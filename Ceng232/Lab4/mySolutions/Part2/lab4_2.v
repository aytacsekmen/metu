==> flow/design.v <==
`timescale 1ns / 1ps
module SelectionOfAvatar(
	input [1:0] mode,
	input [5:0] userID,
	input [1:0] candidate,  
	input CLK,
	output reg [1:0] ballotBoxId,
	output reg [5:0] numberOfRegisteredVoters,
	output reg [5:0] numberOfVotesWinner,  
	output reg [1:0] WinnerId,
	output reg AlreadyRegistered,
	output reg AlreadyVoted,
	output reg NotRegistered,
	output reg VotingHasNotStarted,
	output reg RegistrationHasEnded
	);
	integer number_clock;
	reg [1:0] members [63:0];
	reg [5:0] candidates_vote_number [3:0];
	integer loop;
	integer loop2;
	integer loop3;
	reg [1:0] temp_winnerID;
	reg [5:0] temp_winner_vote;
	initial begin
		number_clock=0;
		numberOfRegisteredVoters=6'b00000;
		numberOfVotesWinner=6'b00000;
		AlreadyRegistered=0;
		AlreadyVoted=0;
		NotRegistered=0;
		WinnerId=0;
		VotingHasNotStarted=0;
		RegistrationHasEnded=0;
		temp_winnerID=2'b00;
		temp_winner_vote=6'b000000;
		loop3=0;
		loop=0;
	   loop2=0;
		for (loop = 0; loop < 64; loop = loop + 1) begin
			members[loop] = 2'b00;
		end
		for (loop2 = 0; loop2 < 4; loop2 = loop2 + 1) begin
			candidates_vote_number[loop2] = 6'b000000;
		end
	end
	always @(posedge CLK)
	begin
		AlreadyRegistered=0;
		AlreadyVoted=0;
		WinnerId=0;
		NotRegistered=0;
		VotingHasNotStarted=0;
		RegistrationHasEnded=0;
		number_clock=number_clock+1;
		if(number_clock<=100) 
		begin
			if(mode==0) 
			begin
				if(members[userID][0]==0) 
				begin
					members[userID][0]=1;
					numberOfRegisteredVoters=numberOfRegisteredVoters+1;
					if(userID>=48)
					begin
					ballotBoxId=2'b11;
					end
					else if(userID<=47 && userID>=32)
					begin
					ballotBoxId=2'b10;
					end
					else if(userID<=31 && userID>=16)
					begin
					ballotBoxId=2'b01;
					end
					else if(userID<=15 && userID >=0)
					begin
					ballotBoxId=2'b00;
					end
				end
				else if(members[userID][0]==1) 
				begin
					AlreadyRegistered=1;
					if(userID>=48)
					begin
					ballotBoxId=2'b11;
					end
					else if(userID<=47 && userID>=32)
					begin
					ballotBoxId=2'b10;
					end
					else if(userID<=31 && userID>=16)
					begin
					ballotBoxId=2'b01;
					end
					else if(userID<=15 && userID >=0)
					begin
					ballotBoxId=2'b00;
					end
				end
			end
			else if(mode==1) 
			begin
					VotingHasNotStarted=1;
					if(userID>=48)
					begin
					ballotBoxId=2'b11;
					end
					else if(userID<=47 && userID>=32)
					begin
					ballotBoxId=2'b10;
					end
					else if(userID<=31 && userID>=16)
					begin
					ballotBoxId=2'b01;
					end
					else if(userID<=15 && userID >=0)
					begin
					ballotBoxId=2'b00;
					end
			end
		end
		else if(number_clock<=200 && number_clock>100) 
		begin
			if(mode==0) 
			begin
				RegistrationHasEnded=1;
				if(userID>=48)
					begin
					ballotBoxId=2'b11;
					end
					else if(userID<=47 && userID>=32)
					begin
					ballotBoxId=2'b10;
					end
					else if(userID<=31 && userID>=16)
					begin
					ballotBoxId=2'b01;
					end
					else if(userID<=15 && userID >=0)
					begin
					ballotBoxId=2'b00;
					end
			end
			else if(mode==1) 
			begin
			if(members[userID][1]==0) 
				begin
				if(members[userID][0]==1)
				begin
					members[userID][1]=1;
					candidates_vote_number[candidate]=candidates_vote_number[candidate]+6'b000001;
					if(userID>=48)
					begin
					ballotBoxId=2'b11;
					end
					else if(userID<=47 && userID>=32)
					begin
					ballotBoxId=2'b10;
					end
					else if(userID<=31 && userID>=16)
					begin
					ballotBoxId=2'b01;
					end
					else if(userID<=15 && userID >=0)
					begin
					ballotBoxId=2'b00;
					end
				end
				else
				begin
					NotRegistered=1;
					if(userID>=48)
					begin
					ballotBoxId=2'b11;
					end
					else if(userID<=47 && userID>=32)
					begin
					ballotBoxId=2'b10;
					end
					else if(userID<=31 && userID>=16)
					begin
					ballotBoxId=2'b01;
					end
					else if(userID<=15 && userID >=0)
					begin
					ballotBoxId=2'b00;
					end
				end
			end
				else if(members[userID][1]==1) 
				begin
					AlreadyVoted=1;
					if(userID>=48)
					begin
					ballotBoxId=2'b11;
					end
					else if(userID<=47 && userID>=32)
					begin
					ballotBoxId=2'b10;
					end
					else if(userID<=31 && userID>=16)
					begin
					ballotBoxId=2'b01;
					end
					else if(userID<=15 && userID >=0)
					begin
					ballotBoxId=2'b00;
					end
				end
			end
		end
		else if(number_clock>200) 
		begin
			for (loop3 = 0; loop3 < 4; loop3 = loop3 + 1) begin
				if (candidates_vote_number[loop3]>temp_winner_vote)
				begin
				temp_winnerID=loop3;
				temp_winner_vote=candidates_vote_number[loop3];
				end
			end
			WinnerId=temp_winnerID;
			numberOfVotesWinner=temp_winner_vote;
			if(userID>=48)
					begin
					ballotBoxId=2'b11;
					end
					else if(userID<=47 && userID>=32)
					begin
					ballotBoxId=2'b10;
					end
					else if(userID<=31 && userID>=16)
					begin
					ballotBoxId=2'b01;
					end
					else if(userID<=15 && userID >=0)
					begin
					ballotBoxId=2'b00;
					end
		end
	end
endmodule
---- From RTL to reports: SelectionOfAvatar ----
What the tools print for SelectionOfAvatar, step after step.
Lines are those of the file above, counted from 1.
Operators carry their Yosys type and port widths (W data, S select, Z words).
Library cell names are shortened.
The mark - stands for no value.
inputs
  top ..................................... SelectionOfAvatar
  clock ................................... CLK
  library ................................. sky130hd
  corner .................................. tt_025C_1v80

---- After elaboration ----
Counts by Yosys on the flattened word-level netlist (proc, flatten, opt, wreduce). Print and check cells are left out. Cells with the same type and inputs are merged into one.
storage and ports
  flip-flop bits (word level) ............. 207
  input bits .............................. 11
  output and inout bits ................... 21
  cells after elaboration ................. 656
operators by class
  add/subtract/negate cells ............... 3
  magnitude comparators ................... 15
  equal/unequal tests ..................... 71
  multiplexer cells ....................... 132
  bitwise logic cells ..................... 75
  reductions and logical operators ........ 217
operators with widths
  operator                 count
  $reduce_or A63 Y1        64
  $reduce_and A7 Y1        68
  $reduce_and A4 Y1        64
  $eq A6 B6 Y1 const B     32
  $mux W6                  23
  $pmux W2 S64             1
  $eq A6 B5 Y1 const B     16
  $mux W1                  79
  $not A1 Y1               75
  $mux W2                  28
  $eq A6 B4 Y1 const B     8
  $add A32 B2 Y32 const B  1
  $gt A32 B8 Y1 const B    1
  $le A32 B8 Y1 const B    1
  $gt A32 B9 Y1 const B    1
  $le A32 B9 Y1 const B    1
  $eq A6 B3 Y1 const B     4
  $gt A6 B6 Y1             4
  $pmux W6 S4              1
  $reduce_or A3 Y1         5
  $add A6 B1 Y6 const B    2
  $eq A6 B2 Y1 const B     2
  $ge A6 B6 Y1 const B     2
  $reduce_or A5 Y1         2
  $reduce_and A3 Y1        3
  $ne A3 B1 Y1 const B     2
  $ge A6 B1 Y1 const B     1
  $eq A6 B1 Y1 const B     1
Other operator kinds: 14; their cells: 21.

---- Logic depth ----
Longest topological path by Yosys (ltp), each cell counted once; first at word level (registers and memories cut), then after technology mapping (sequential cells cut; the memories' decode and read muxes count).
depth
  depth in word-level cells ............... 19
  ABC_AREA ................................ 0
  depth in mapped cells ................... 36
  gate-level depth less buffers ........... 32

---- Synthesis result ----
The flow's flattened synthesis, as Yosys stat reports it; memories are mapped. The netlist is that of the ABC_AREA named above (0 if unset); the other value can give another one.
The area totals of this step are shown rounded.
cells by type
  cell      count
  edfxtp_1  168
  dfxtp_1   39
  nand3_1   95
  nor3_1    72
  ha_1      26
  nor4_1    52
  nand2_1   72
  nor2_1    67
  xnor2_1   23
  mux2i_1   18
  mux4_2    8
  clkbuf_1  45
  mux2_2    15
  xor2_1    15
  inv_1     30
  buf_6     9
  a21oi_1   19
  buf_2     19
Not listed: further types 71, cells in them 256.
mapped netlist
  mapped cells ............................ 1,048
  cell area after synthesis ............... 11,240 um^2
  sequential area ......................... 5,826 um^2
  flip-flops .............................. 207
  buffer cells ............................ 91

---- Timing after synthesis ----
Path of least setup slack by OpenSTA after synthesis, without wires, with an ideal clock, recovery checks aside; 20% of the period is set as input and as output delay. Where synthesis merged equal registers, the netlist keeps one of their names.
path post-synthesis
  path type ............................... reg-to-reg
  from .................................... register (no name shown)
  to ...................................... register numberOfVotesWinner[1]
  period .................................. 9,830 ps
  time at the first pin ................... 0 ps
  arrival time ............................ 6,500 ps
  slack ................................... 3,068 ps
  path delay .............................. 6,762 ps
  stages .................................. 36
  path buffers ............................ 4
  synthesis period reached ................ 6,762 ps
"path delay" = arrival - input delay + setup time.
"stages": output pins that drive a net of the path, with the launching flip-flop's if there is one; two outputs of one cell count as two.
"synthesis period reached" = period - worst setup slack (recovery checks aside). The figure is calculated, with input and output delays left at 20% of the set period.
The rows between start and end are the longest chain of elaborated cells between them; the timing report does not say that the signal goes this way. Where chains are equally long, one stands for them.
A line is the first line of the expression or statement that the cell stems from. Yosys adds cells for indexed reads and writes and turns some case tables into memories.
between the ends, post-synthesis
  cell sequence ........................... edfxtp_1 > inv_1 > ha_1 > nand4_1 > o21bai_1 > a31oi_1 > nor2_1 > a21oi_1 > ha_1 > nand2_1 > nor2_1 > mux2_2 > nor4_1 > a221o_1 > clkbuf_1 > clkbuf_1 > nor2_1 > nor2_1 > ha_1 > inv_1 > a21o_1 > a21oi_1 > o21ai_0 > o21a_1 > clkbuf_1 > o21ba_2 > ha_1 > nor2b_1 > o21a_1 > o21a_1 > o21a_1 > o21a_1 > o22ai_1 > clkbuf_1 > mux2i_1 > o31ai_1
  cells in the longest elaborated chain ... 17
  elaborated cells between the ends (all ways) .. 17
  those cells by class .................... compare: 4; mux: 13
ends and longest elaborated chain, post-synthesis
  element           line  source
  $gt A6 B6 Y1      216   if (candidates_vote_number[loop3]>temp_winner_vote)
  $mux W6           216
  $mux W6           213   else if(number_clock>200)
  $mux W6           123   else if(number_clock<=200 && number_clock>100)
  $mux W6           56    if(number_clock<=100)
  $gt A6 B6 Y1      216
  $mux W6           216
  [... 3 more ...]  -
  $gt A6 B6 Y1      216
  $mux W6           216
  $mux W6           213
  $mux W6           123
  $mux W6           56
  $gt A6 B6 Y1      216
  $mux W6           216
  end: assignment   223   numberOfVotesWinner=temp_winner_vote;
  end: declaration  9     output reg [5:0] numberOfVotesWinner,

---- Path in the finished layout ----
Path of least setup slack in the final report of run 2 (OpenROAD, finished layout, wires in). Where an end is a register, its clock arrival counts in the times.
The path's times are printed in steps of 10 ps; the period is the one set.
path after layout
  path type ............................... reg-to-reg
  from .................................... register candidates_vote_number[0][4]
  to ...................................... register numberOfVotesWinner[1]
  period .................................. 10,400 ps
  time at the first pin ................... 540 ps
  arrival time ............................ 9,340 ps
  slack ................................... 1,340 ps
  stages .................................. 35
  path buffers ............................ 4
The rows between start and end are the longest chain of elaborated cells between them; the timing report does not say that the signal goes this way. Where chains are equally long, one stands for them.
between the ends, after layout
  cell sequence ........................... edfxtp_1 > ha_1 > nand4_1 > o21bai_1 > a31oi_1 > nor2_1 > a21oi_1 > ha_1 > nand2_1 > nor2_1 > mux2_2 > nor4_1 > a221o_1 > clkbuf_1 > clkbuf_1 > nor2_1 > nor2_1 > ha_1 > inv_1 > a21o_1 > a21oi_1 > o21ai_0 > o21a_1 > clkbuf_1 > o21ba_2 > ha_1 > nor2b_1 > o21a_1 > o21a_1 > o21a_1 > o21a_1 > o22ai_1 > clkbuf_1 > mux2i_1 > o31ai_1
  cells in the longest elaborated chain ... 17
  elaborated cells between the ends (all ways) .. 17
  those cells by class .................... compare: 4; mux: 13
ends and longest elaborated chain, after layout
  element             line  source
  start: declaration  19    reg [5:0] candidates_vote_number [3:0];
  start: assignment   152   candidates_vote_number[candidate]=candidates_vote_number[candidate]+6'b000001;
  $gt A6 B6 Y1        216   if (candidates_vote_number[loop3]>temp_winner_vote)
  $mux W6             216
  $mux W6             213   else if(number_clock>200)
  $mux W6             123   else if(number_clock<=200 && number_clock>100)
  $mux W6             56    if(number_clock<=100)
  $gt A6 B6 Y1        216
  $mux W6             216
  [... 3 more ...]    -
  $gt A6 B6 Y1        216
  $mux W6             216
  $mux W6             213
  $mux W6             123
  $mux W6             56
  $gt A6 B6 Y1        216
  $mux W6             216
  end: assignment     223   numberOfVotesWinner=temp_winner_vote;
  end: declaration    9     output reg [5:0] numberOfVotesWinner,

Hand-over note for SelectionOfAvatar

Stored flow runs of SelectionOfAvatar (2 of them; Yosys, OpenROAD, sky130hd). They differ in their settings and are not a sequence. Constraints: input delay and output delay 20% of the set period each, output load 0.01 pF.
"power consumption" is the tool's figure for a default switching activity; nothing was simulated.
The results are shown rounded.

======== run 1 ========
==> flow/run.sh <==
#!/bin/bash
# the make line also repeats the synthesis and layout settings of config.mk as NAME=value (left out here)
make -C /OpenROAD-flow-scripts/flow DESIGN_CONFIG=/design/flow/config.mk WORK_HOME=/design/flow/orfs CLKGATE_MAP_FILE= finish
==> flow/config.mk <==
export PLATFORM = sky130hd
export DESIGN_NAME = SelectionOfAvatar
export DESIGN_NICKNAME = SelectionOfAvatar
export VERILOG_FILES = /design/flow/design.v
export SDC_FILE = /design/flow/constraint.sdc
export NUM_CORES = 4
export LEC_CHECK = 0
export ABC_AREA = 1
export CAP_MARGIN = 40
export CELL_PAD_IN_SITES_DETAIL_PLACEMENT = 2
export CORE_ASPECT_RATIO = 0.74
export CORE_MARGIN = 7
export CORE_UTILIZATION = 56
export MIN_ROUTING_LAYER = met1
export PLACE_DENSITY_LB_ADDON = 0.1
export SETUP_SLACK_MARGIN = -1.03
export SLEW_MARGIN = 20
==> flow/constraint.sdc <==
create_clock -name core_clock -period 13.6 [get_ports {CLK}]
set_input_delay 2.7200 -clock core_clock [delete_from_list [all_inputs] [get_ports {CLK}]]
set_output_delay 2.7200 -clock core_clock [all_outputs]
set_load 0.01 [all_outputs]

-------- run 1 --------
  incomplete, placement halted on DPL-0033

======== run 2 ========
==> flow/run.sh <==
#!/bin/bash
# the make line also repeats the synthesis and layout settings of config.mk as NAME=value (left out here)
make -C /OpenROAD-flow-scripts/flow DESIGN_CONFIG=/design/flow/config.mk WORK_HOME=/design/flow/orfs CLKGATE_MAP_FILE= finish
==> flow/config.mk <==
export PLATFORM = sky130hd
export DESIGN_NAME = SelectionOfAvatar
export DESIGN_NICKNAME = SelectionOfAvatar
export VERILOG_FILES = /design/flow/design.v
export SDC_FILE = /design/flow/constraint.sdc
export NUM_CORES = 4
export LEC_CHECK = 0
export CAP_MARGIN = 20
export CELL_PAD_IN_SITES_DETAIL_PLACEMENT = 1
export CELL_PAD_IN_SITES_GLOBAL_PLACEMENT = 0
export CORE_ASPECT_RATIO = 0.52
export CORE_MARGIN = 2
export CORE_UTILIZATION = 36
export CTS_CLUSTER_SIZE = 60
export GPL_ROUTABILITY_DRIVEN = 0
export GPL_TIMING_DRIVEN = 0
export SLEW_MARGIN = 20
==> flow/constraint.sdc <==
create_clock -name core_clock -period 10.4 [get_ports {CLK}]
set_input_delay 2.0800 -clock core_clock [delete_from_list [all_inputs] [get_ports {CLK}]]
set_output_delay 2.0800 -clock core_clock [all_outputs]
set_load 0.01 [all_outputs]

-------- measured, run 2 --------
  chip area after synthesis (Yosys) ....... 11,240 um^2
  die size ................................ 32,720 um^2
  area of the standard cells in the finished layout .. 13,200 um^2
  setup slack of the worst path ........... 1,340 ps
  setup TNS ............................... 0 ps
  lowest hold slack ....................... 449 ps
  power consumption ....................... 0.001791 W

End of note.
