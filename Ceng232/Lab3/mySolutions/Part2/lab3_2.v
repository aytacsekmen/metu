==> flow/design.v <==
`timescale 1ns / 1ps
module lab3_2(
			input[5:0] money,
			input CLK,
			input vm,  
			input [2:0] productID,  
			input sugar,  
			output reg [5:0] moneyLeft,
			output reg [4:0] itemLeft,
			output reg productUnavailable, 
			output reg insufficientFund ,  
			output reg notExactFund ,  
			output reg invalidProduct,  
			output reg sugarUnsuitable,  
			output reg productReady	 
	);
	reg [4:0] numOfSandwiches;
	reg [4:0] numOfChocolate;
	reg [4:0] numOfWaterVM0;
	reg [4:0] numOfWaterVM1;
	reg [4:0] numOfCoffee;
	reg [4:0] numOfTea;
	initial
	begin
		numOfSandwiches = 5'b01010;
		numOfChocolate = 5'b01010;
		numOfWaterVM0 = 5'b00101;
		numOfWaterVM1 = 5'b01010;
		numOfCoffee = 5'b01010;
		numOfTea = 5'b01010;
		productUnavailable=0; 
		insufficientFund=0 ;  
		notExactFund=0;  
		invalidProduct=0;  
		sugarUnsuitable=0;  
		productReady=0;	 
	end
	always @(posedge CLK)
	begin
		productUnavailable=0; 
		insufficientFund=0 ;  
		notExactFund=0;  
		invalidProduct=0;  
		sugarUnsuitable=0;  
		productReady=0;	 
		if(vm==0)
		begin
			case (productID)  
         3'b000 :  begin  
							if(numOfSandwiches==5'b00000)
							begin
								productUnavailable=1;
								moneyLeft=money;
							end
							else
							begin
								if(money!=6'b010100)
								begin
								notExactFund=1;
								moneyLeft=money;
								end
								else
								begin
								productReady=1;
								numOfSandwiches=numOfSandwiches-5'b00001;
								itemLeft=numOfSandwiches;
								moneyLeft=6'b000000;
								end
							end
						 end
         3'b001 :  begin  
							if(numOfChocolate==5'b00000)
							begin
								productUnavailable=1;
								moneyLeft=money;
							end
							else
							begin
								if(money!=6'b001010)
								begin
								notExactFund=1;
								moneyLeft=money;
								end
								else
								begin
								productReady=1;
								numOfChocolate=numOfChocolate-5'b00001;
								itemLeft=numOfChocolate;
								moneyLeft=6'b000000;
								end
							end
						 end  
         3'b010 :  begin  
							if(numOfWaterVM0==5'b00000)
							begin
								productUnavailable=1;
								moneyLeft=money;
							end
							else
							begin
								if(money!=6'b000101)
								begin
								notExactFund=1;
								moneyLeft=money;
								end
								else
								begin
								productReady=1;
								numOfWaterVM0=numOfWaterVM0-5'b00001;
								itemLeft=numOfWaterVM0;
								moneyLeft=6'b000000;
								end
							end
						 end  
         3'b011 :  begin
							invalidProduct=1;
							moneyLeft=money;
						 end
			3'b100 :  begin
							invalidProduct=1;
							moneyLeft=money;
						 end
			3'b101 :  begin
							invalidProduct=1;
							moneyLeft=money;
						 end	
			3'b110 :  begin
							invalidProduct=1;
							moneyLeft=money;
						 end	
			3'b111 :  begin
							invalidProduct=1;
							moneyLeft=money;
						 end				
      endcase
		end
		else
		begin
		case (productID)  
         3'b000 :  begin
							invalidProduct=1;
							moneyLeft=money;
						 end
         3'b001 :  begin
							invalidProduct=1;
							moneyLeft=money;
						 end
         3'b010 :  begin  
							if(sugar==1)
							begin
								sugarUnsuitable=1;
								moneyLeft=money;
							end
							else
							begin
							if(numOfWaterVM1==5'b00000)
							begin
								productUnavailable=1;
								moneyLeft=money;
							end
							else
							begin
								if(money<6'b000101)
								begin
								insufficientFund=1;
								moneyLeft=money;
								end
								else
								begin
								productReady=1;
								numOfWaterVM1=numOfWaterVM1-5'b00001;
								itemLeft=numOfWaterVM1;
								moneyLeft=money-6'b000101;
								end
							end
							end
						 end  
         3'b011 :  begin  
							if(numOfCoffee==5'b00000)
							begin
								productUnavailable=1;
								moneyLeft=money;
							end
							else
							begin
								if(money<6'b001100)
								begin
								insufficientFund=1;
								moneyLeft=money;
								end
								else
								begin
								productReady=1;
								numOfCoffee=numOfCoffee-5'b00001;
								itemLeft=numOfCoffee;
								moneyLeft=money-6'b001100;
								end
							end
						 end
			3'b100 :  begin  
							if(numOfTea==5'b00000)
							begin
								productUnavailable=1;
								moneyLeft=money;
							end
							else
							begin
								if(money<6'b001000)
								begin
								insufficientFund=1;
								moneyLeft=money;
								end
								else
								begin
								productReady=1;
								numOfTea=numOfTea-5'b00001;
								itemLeft=numOfTea;
								moneyLeft=money-6'b001000;
								end
							end
						 end
			3'b101 :  begin
							invalidProduct=1;
							moneyLeft=money;
						 end	
			3'b110 :  begin
							invalidProduct=1;
							moneyLeft=money;
						 end	
			3'b111 :  begin
							invalidProduct=1;
							moneyLeft=money;
						 end			
      endcase
		end
	end
endmodule
Step by step through the tools: lab3_2 --
Tool output for the design above, in the order of the flow. Line numbers count from 1 in the design file above. Operators: Yosys type, input widths -> output width; for muxes data width and select width s. Library cell names are shortened. A cell with n/a has no value.
Inputs: top lab3_2, clock port CLK, library sky130hd, corner tt_025C_1v80

Word level --
Source: Yosys, flattened and elaborated, memories not mapped. Widths are those after wreduce. Registers that Yosys merges into a memory's read port (data or address) are not register bits. Print and check cells do not count. Equal cells are merged and count once.
Storage and ports: register bits 47, output and inout port bits 17, cells after elaboration 177
Cells by class: add/sub/neg operators 9, order comparisons 3, eq/ne operators 38, mux-type cells 84, bitwise gates (word level) 6, reductions and logical operators 23
Operators by type and width (number):
- $mux 5 | 20
- $mux 6 | 14
- $pmux 6 s4 | 2
- $ne 3x3->1 const B | 13
- $mux 1 | 37
- $reduce_or 7->1 | 5
- $sub 5x1->5 const B | 6
- $logic_not 5->1 | 6
- $pmux 5 s3 | 2
- $ne 2x2->1 const B | 14
- $pmux 1 s4 | 6
- $reduce_and 4->1 | 5
- $reduce_and 15->1 | 1
- $eq 3x3->1 const B | 4
- $sub 6x4->6 const B | 2
- $lt 6x4->1 const B | 2
- $reduce_or 5->1 | 2
- $not 1->1 | 6
- $eq 3x2->1 const B | 2
- $reduce_or 3->1 | 2
- $sub 6x3->6 const B | 1
- $lt 6x3->1 const B | 1
- $ne 6x3->1 const B | 1
- $ne 6x4->1 const B | 1
- $ne 6x5->1 const B | 1
- $pmux 1 s2 | 3
- $reduce_and 5->1 | 1
- $eq 3x1->1 const B | 1
Not listed: further kinds 2, cells in them 2.

Logic depth --
Yosys ltp: most cells in a row. Word level: on the elaborated netlist, between registers, memories and ports. Mapped: between sequential cells and ports; inverters and the memories' decode and read muxes count.
Depth: depth in word-level cells 6, ABC_AREA 1, depth in mapped cells 12, gate-level depth less buffers 12

Mapped cells and area --
Yosys stat after the flow's synthesis: flattened, memories mapped to cells. It holds for the ABC_AREA given above (unset counts as 0); a run with the other value may have another netlist.
Synthesis totals: cell count 367, synthesis area 2931.6 um2, sequential area 1291.2 um2, flip-flop cells 47
Cells by type (number):
- edfxtp_1 | 35
- nand2_1 | 96
- dfxtp_1 | 12
- ha_1 | 17
- inv_1 | 46
- nand3_1 | 32
- nor2_1 | 41
- xor2_1 | 11
- o21ai_0 | 15
- a21oi_1 | 9
- nor2_4 | 4
- nor3_1 | 8
- nand4_1 | 5
- o22ai_1 | 5
- nand3_2 | 3
- xnor2_1 | 3
- nand4_4 | 1
- or2_2 | 3
Other cell types: 14; their cells: 21.

Timing after synthesis --
OpenSTA on the mapped netlist: ideal clock, no wires. The path of least setup slack (recovery checks aside). Input and output delay are each 20% of the period. Register names are those of the netlist, which keeps one name where synthesis merged equal registers.
Timing path after synthesis: path type input-to-reg, start point input port money[5], end point register numOfChocolate[0], period 2.16 ns, launch time at the first pin 0.432 ns, arrival 1.487 ns, slack 0.292 ns, delay of the path 1.436 ns, stages 4, buffers on the path 1, synthesis period reached 1.868 ns
"delay of the path" = arrival - input delay + setup time. "stages": output pins that drive a net of the path, with the launching flip-flop's if there is one; two outputs of one cell count as two. "synthesis period reached" = period - worst setup slack (recovery checks aside). The figure is calculated, with input and output delays left at 20% of the set period. The rows between start and end are the longest chain of elaborated cells between them; the timing report does not say that the signal goes this way. Where chains are equally long, one stands for them. A line is the first line of the expression or statement that the cell stems from. Yosys adds cells for indexed reads and writes and turns some case tables into memories. The path ends at the enable pin of a flip-flop; only ways to that pin are counted.
Between the ends, after synthesis: cell sequence clkbuf_2 -> nor2_4 -> nand3_1 -> nor4_1, cells in the longest elaborated chain 3
RTL lines, path after synthesis:
- start, declared | line 3 | input[5:0] money,
- $ne 6x4->1 | line 79 | if(money!=6'b001010)
- $ne 2x2->1
- $reduce_and 4->1
- end, assigned | line 87 | numOfChocolate=numOfChocolate-5'b00001;
- end, declared | line 18 | reg [4:0] numOfChocolate;

Path in the finished layout --
Path of least setup slack in the final report of record 2 (OpenROAD, finished layout, wires in). Where an end is a register, its clock arrival counts in the times.
Timing path post-layout: path type input-to-reg, start point input port money[3], end point register itemLeft[0], period 3.41 ns, launch time at the first pin 0.68 ns, arrival 2.53 ns, slack 0.91 ns, stages 9, buffers on the path 1
The rows between start and end are the longest chain of elaborated cells between them; the timing report does not say that the signal goes this way. Where chains are equally long, one stands for them. A register here has more assigning lines than the two given. The path ends at the enable pin of a flip-flop; only ways to that pin are counted.
Between the ends, post-layout: cell sequence clkdlybuf4s50_1 -> clkinv_1 -> ha_1 -> a21oi_1 -> nand2_1 -> nand4_4 -> nand3_1 -> nand2_1 -> nand2_1, cells in the longest elaborated chain 3
RTL lines, path post-layout:
- start, declared | line 3 | input[5:0] money,
- $lt 6x4->1 | line 208 | if(money<6'b001000)
- $ne 3x3->1
- $reduce_and 15->1
- end, assigned | line 195 | itemLeft=numOfCoffee;
- end, assigned | line 217 | itemLeft=numOfTea;
- end, declared | line 9 | output reg [4:0] itemLeft,

Hand-over note for lab3_2

Record of 2 stored runs of the RTL-to-layout flow on lab3_2, platform sky130hd. The runs are unordered. Constraints: input delay and output delay 20% of the set period each, output load 0.01 pF.
By "achieved period" is meant the clock period of the run minus its worst setup slack. This is arithmetic on one report: input and output delays are still those of the set period (20% each).
By "critical path time" is meant the share of the clock period that the worst setup path is allowed (20% is reserved at inputs, 20% at outputs), minus its slack. Clock arrival times at its registers enter into it.
By "total power after layout" is meant OpenSTA's value without simulated activity: inputs other than the clock are taken to toggle once in ten clock periods, and the tool carries that through the logic.

[record 1] flow files
==> flow/run.sh <==
#!/bin/bash
# the make line also repeats the synthesis and layout settings of config.mk as NAME=value (left out here)
make -C /OpenROAD-flow-scripts/flow DESIGN_CONFIG=/design/flow/config.mk WORK_HOME=/design/flow/orfs CLKGATE_MAP_FILE= finish
==> flow/config.mk <==
export PLATFORM = sky130hd
export DESIGN_NAME = lab3_2
export DESIGN_NICKNAME = lab3_2
export VERILOG_FILES = /design/flow/design.v
export SDC_FILE = /design/flow/constraint.sdc
export NUM_CORES = 4
export LEC_CHECK = 0
export ABC_AREA = 0
export CAP_MARGIN = 30
export CELL_PAD_IN_SITES_DETAIL_PLACEMENT = 1
export CELL_PAD_IN_SITES_GLOBAL_PLACEMENT = 1
export CORE_MARGIN = 4
export CORE_UTILIZATION = 66
export CTS_CLUSTER_DIAMETER = 347
export CTS_CLUSTER_SIZE = 67
export GPL_ROUTABILITY_DRIVEN = 0
export GPL_TIMING_DRIVEN = 1
export MIN_ROUTING_LAYER = met1
export PLACE_DENSITY_LB_ADDON = 0.25
export SLEW_MARGIN = 20
export TNS_END_PERCENT = 55
==> flow/constraint.sdc <==
create_clock -name core_clock -period 4.6 [get_ports {CLK}]
set_input_delay 0.9200 -clock core_clock [delete_from_list [all_inputs] [get_ports {CLK}]]
set_output_delay 0.9200 -clock core_clock [all_outputs]
set_load 0.01 [all_outputs]

[record 1] result: unfinished; error FLW-0024 in placement

[record 2] flow files
==> flow/run.sh <==
#!/bin/bash
# the make line also repeats the synthesis and layout settings of config.mk as NAME=value (left out here)
make -C /OpenROAD-flow-scripts/flow DESIGN_CONFIG=/design/flow/config.mk WORK_HOME=/design/flow/orfs CLKGATE_MAP_FILE= finish
==> flow/config.mk <==
export PLATFORM = sky130hd
export DESIGN_NAME = lab3_2
export DESIGN_NICKNAME = lab3_2
export VERILOG_FILES = /design/flow/design.v
export SDC_FILE = /design/flow/constraint.sdc
export NUM_CORES = 4
export LEC_CHECK = 0
export ABC_AREA = 1
export CAP_MARGIN = 20
export CELL_PAD_IN_SITES_GLOBAL_PLACEMENT = 0
export CORE_MARGIN = 10
export CORE_UTILIZATION = 34
export MAX_ROUTING_LAYER = met5
export PLACE_DENSITY = 0.57
export SLEW_MARGIN = 20
==> flow/constraint.sdc <==
create_clock -name core_clock -period 3.41 [get_ports {CLK}]
set_input_delay 0.6820 -clock core_clock [delete_from_list [all_inputs] [get_ports {CLK}]]
set_output_delay 0.6820 -clock core_clock [all_outputs]
set_load 0.01 [all_outputs]

[record 2] result: mapped cell area after synthesis 2931.6 um2; overall die area 12736.3 um2; standard-cell area after layout 3469.6 um2; post-route utilization 0.418; worst slack on setup checks 0.905 ns; total negative slack on setup checks 0.000 ns; worst hold slack in the final report 0.587 ns; total power after layout 1247 µW; achieved period 2.505 ns; critical path time 1.82 ns; critical path type input-to-reg

End of note.
